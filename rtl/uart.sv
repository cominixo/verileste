==> flow/design.v <==
module uart (
    input logic clk,
    input logic rst,
    input logic [7:0] data_i,
    input logic data_valid_i,
    output logic TX,
    output logic ready_o
);
    localparam BAUD_RATE   = 115200;
    localparam CLK_FREQ    = 20_250_000;
    localparam PULSE_WIDTH = CLK_FREQ / BAUD_RATE;
    typedef enum logic [1:0] { 
        IDLE, START, DATA, STOP
    } state_t;
    state_t state, next_state;
    logic [31:0] clk_count;
    logic [2:0] data_count;
    logic [7:0] data_r;
    assign ready_o = next_state == IDLE;
    always_comb begin
        next_state = state;
        unique case (state)
            IDLE: begin
                if (data_valid_i)
                    next_state = START;  
            end
            START: begin
                if (clk_count == PULSE_WIDTH-1) 
                    next_state = DATA;
            end
            DATA: begin
                if (data_count == 3'd7 && clk_count == PULSE_WIDTH-1)
                    next_state = STOP;     
            end
            STOP: begin
                if (clk_count == PULSE_WIDTH-1)
                    next_state = IDLE;
            end
        endcase
    end
    always_ff @(posedge clk) begin
        if (rst) begin
            state <= IDLE;
        end
        else begin
            state <= next_state;
        end
    end
    always_ff @(posedge clk) begin
        if (rst) begin
           data_count <= '0;
           clk_count  <= '0;
        end 
        else begin
            if (state == IDLE) begin
                data_count <= '0;
                clk_count  <= '0;
            end
            if (state == DATA && clk_count == PULSE_WIDTH-1) begin
                data_count <= data_count + 1;
                clk_count <= '0;
            end
            else if (state != DATA && state != next_state) begin
                clk_count <= '0;
            end
            else begin
                clk_count <= clk_count + 1'b1;
            end
        end
    end
    always_ff @(posedge clk) begin
        if (rst) begin
           data_r     <= '0;
           TX         <= 1'b1;
        end
        else begin
            unique case (state)
                IDLE: begin
                    TX <= 1'b1;
                    data_r <= data_i;
                end
                START: begin
                    TX <= 1'b0;
                end
                DATA: begin
                    TX <= data_r[data_count];
                end
                STOP: begin
                    TX <= 1'b1;
                end
            endcase
        end
    end
endmodule
From RTL to reports: uart:

What the tools print for uart, step after step.
Lines are those of the file above, counted from 1.
Operators carry their Yosys type and port widths (W data, S select, Z words).
Library cell names are shortened.
Not given: -

* top: uart
* clock: clk
* standard-cell library: sky130hd
* library corner: tt_025C_1v80

Word level:

Source: Yosys, flattened and elaborated, memories not mapped. Widths are those after wreduce. Registers that Yosys merges into a memory's read port (data or address) are not register bits. Print and check cells do not count. Equal cells are merged and count once.

* bits in registers: 46
* bits in latches: 0
* bits in writable memories: 0
* bits in read-only memories: 0
* word width x clocked read ports: 0
* memory cells: 0
* input bits: 11
* output and inout port bits: 2

* $add $sub $neg: 2
* $mul: 0
* div/mod/pow operators: 0
* magnitude comparators: 0
* eq/ne operators: 7
* shift-type cells: 1
* mux-type cells: 8
* bitwise operators: 0
* reduce/logical cells: 8

Operators with widths (number)
* $add A32 B1 Y32 const B: 1
* $eq A32 B8 Y1 const B: 1
* $shiftx A8 B3 Y1: 1
* $pmux W2 S4: 1
* $mux W2: 4
* $mux W3: 2
* $eq A2 B2 Y1 const B: 2
* $logic_not A2 Y1: 2
* $logic_and A1 B1 Y1: 3
* $add A3 B1 Y3 const B: 1
* $eq A3 B3 Y1 const B: 1
* $reduce_or A3 Y1: 1
* $pmux W1 S3: 1
* $eq A2 B1 Y1 const B: 1
* $ne A2 B2 Y1: 1
* $ne A2 B2 Y1 const B: 1
* $reduce_bool A2 Y1: 1
* $reduce_or A2 Y1: 1

Longest topological paths:

Depth = most cells in a row (Yosys ltp): at word level without a register or memory, in the mapped netlist without a sequential cell, where the memories' decode and read muxes count.

* depth in word-level cells: 7
* ABC_AREA: 0
* gate-level depth with buffers: 8
* mapped depth without buffers: 7

Synthesis result:

Source: synth_stat.txt of the flow (Yosys; design flattened, memories mapped). It holds for the ABC_AREA given above (unset counts as 0); a run with the other value may have another netlist.
The area totals of this step are shown rounded.

* mapped cells: 261
* chip area (Yosys): 2300 um^2
* area of sequential cells: 920 um^2
* flip-flops: 46

Cell types
* dfxtp_1: number 46, total area 920.883 um^2
* xor2_1: number 25, total area 218.96 um^2
* nor2_1: number 53, total area 198.941 um^2
* mux2i_1: number 11, total area 110.106 um^2
* ha_1: number 8, total area 100.096 um^2
* nand4_1: number 15, total area 93.84 um^2
* nand3_1: number 16, total area 80.077 um^2
* nor4_1: number 9, total area 56.304 um^2
* xnor2_1: number 6, total area 52.55 um^2
* and4_1: number 4, total area 35.034 um^2
* o21ai_0: number 7, total area 35.034 um^2
* nand2_1: number 7, total area 26.275 um^2
* nor2b_1: number 4, total area 25.024 um^2
* nor3_1: number 5, total area 25.024 um^2
* nor4b_4: number 1, total area 23.773 um^2
* clkbuf_1: number 6, total area 22.522 um^2
* mux2_2: number 2, total area 22.522 um^2
* mux4_2: number 1, total area 22.522 um^2

Other cell types: 26; their cells: 35.

Path before layout:

Path of least setup slack by OpenSTA after synthesis, without wires, with an ideal clock, recovery checks aside; 20% of the period is set as input and as output delay. Where synthesis merged equal registers, the netlist keeps one of their names.

* path kind: reg-to-output
* start: reg clk_count[15]
* end: out ready_o
* clock period: 3.24 ns
* external output delay: 0.648 ns
* launch time at the first pin: 0.000 ns
* arrival time: 1.704 ns
* data required time: 2.592 ns
* setup slack: 0.888 ns
* path delay: 1.704 ns
* driving pins on the path: 6
* buffers on the path: 0
* period reached after synthesis: 2.352 ns

"path delay" = arrival - input delay + setup time.
At an output port there is no setup time.
"driving pins on the path" counts driving pins, that of a launching flip-flop among them; a cell with two outputs on the path counts twice.
"period reached after synthesis" = period - worst setup slack (recovery checks aside). The figure is calculated, with input and output delays left at 20% of the set period.
The rows between start and end are the longest chain of elaborated cells between them; the timing report does not say that the signal goes this way. Where chains are equally long, one stands for them.
A line is the first line of the expression or statement that the cell stems from. Yosys adds cells for indexed reads and writes and turns some case tables into memories.
A register here has more assigning lines than the two given.

* path through: dfxtp_1 -> or4_4 -> nor4_4 -> a211oi_1 -> nor3_2 -> a21boi_1
* cells in the longest elaborated chain: 5

RTL lines, path after synthesis
* start, declared: line 16 `logic [31:0] clk_count;`
* start, assigned: line 52 `clk_count  <= '0;`
* start, assigned: line 67 `clk_count <= clk_count + 1'b1;`
* $eq A32 B8 Y1: line 32 `if (data_count == 3'd7 && clk_count == PULSE_WIDTH-1)`
* $logic_and A1 B1 Y1: line 32
* $mux W2: line 32
* $pmux W2 S4: line 22 `unique case (state)`
* $logic_not A2 Y1: line 19 `assign ready_o = next_state == IDLE;`
* end, declared: line 7 `output logic ready_o`

Worst path after layout:

From the final timing report of entry A: the path of least setup slack in the routed layout; clock arrival at registers is part of the times.

* path kind: reg-to-output
* start: reg clk_count[19]
* end: out ready_o
* clock period: 2.44 ns
* external output delay: 0.49 ns
* launch time at the first pin: 0.30 ns
* arrival time: 2.17 ns
* data required time: 1.95 ns
* setup slack: -0.22 ns
* driving pins on the path: 7
* buffers on the path: 1

The rows between start and end are the longest chain of elaborated cells between them; the timing report does not say that the signal goes this way. Where chains are equally long, one stands for them.
A register here has more assigning lines than the two given.

* path through: dfxtp_4 -> or4_4 -> nor4_4 -> a211oi_2 -> nor3_2 -> a21boi_2 -> buf_2
* cells in the longest elaborated chain: 5

RTL lines, path post-layout
* start, declared: line 16 `logic [31:0] clk_count;`
* start, assigned: line 52 `clk_count  <= '0;`
* start, assigned: line 67 `clk_count <= clk_count + 1'b1;`
* $eq A32 B8 Y1: line 32 `if (data_count == 3'd7 && clk_count == PULSE_WIDTH-1)`
* $logic_and A1 B1 Y1: line 32
* $mux W2: line 32
* $pmux W2 S4: line 22 `unique case (state)`
* $logic_not A2 Y1: line 19 `assign ready_o = next_state == IDLE;`
* end, declared: line 7 `output logic ready_o`

## Implementation results

Module uart, platform sky130hd: 2 stored runs of the flow (Yosys, OpenROAD) with differing settings, in no particular order. Input and output delays are each 20% of the period that was set; the output load is 0.01 pF.
"clock period reached" means the clock period less the worst setup slack. The figure is calculated, with input and output delays left at 20% of the set period.
"critical path time" = time allowed to the worst setup path (clock period - input delay - output delay, where it has them) - its slack; a late launch clock adds to it, a late capture clock takes from it.
"total power of the final layout" is the tool's figure for a default switching activity; nothing was simulated.
Measured values are rounded.

### Entry A

Settings: `period_ns=2.44`, `CORE_UTILIZATION=25`, `SETUP_SLACK_MARGIN=0.03`, `PLACE_DENSITY_LB_ADDON=0.13`, `CORE_MARGIN=5`, `CELL_PAD_IN_SITES_DETAIL_PLACEMENT=0`, `GPL_TIMING_DRIVEN=0`, `CAP_MARGIN=0`, `SLEW_MARGIN=20`, `MIN_ROUTING_LAYER=met1`

- Worst-case hold slack: 0.48 ns
- Standard-cell area of the final layout: 2,800 um^2
- Setup total negative slack: -0.22 ns
- Mapped cell area after synthesis: 2,300 um^2
- Die size: 11,000 um^2
- Clock period reached: 2.659 ns
- Critical path time: 2.17 ns
- Kind of the worst setup path: reg-to-output
- Setup slack of the worst path: -0.22 ns
- Final design utilization: 0.3
- Total power of the final layout: 1.4 mW

### Entry B

Settings: `period_ns=2.72`, `CORE_UTILIZATION=25`, `SETUP_SLACK_MARGIN=-0.23`, `PLACE_DENSITY_LB_ADDON=0.13`, `CORE_MARGIN=7`, `CELL_PAD_IN_SITES_GLOBAL_PLACEMENT=0`, `GPL_ROUTABILITY_DRIVEN=0`, `CAP_MARGIN=20`, `SLEW_MARGIN=20`

- Worst-case hold slack: 0.50 ns
- Standard-cell area of the final layout: 2,900 um^2
- Setup total negative slack: -0.025 ns
- Mapped cell area after synthesis: 2,300 um^2
- Die size: 12,000 um^2
- Clock period reached: 2.745 ns
- Critical path time: 2.20 ns
- Kind of the worst setup path: reg-to-output
- Setup slack of the worst path: -0.025 ns
- Final design utilization: 0.32
- Total power of the final layout: 1.3 mW
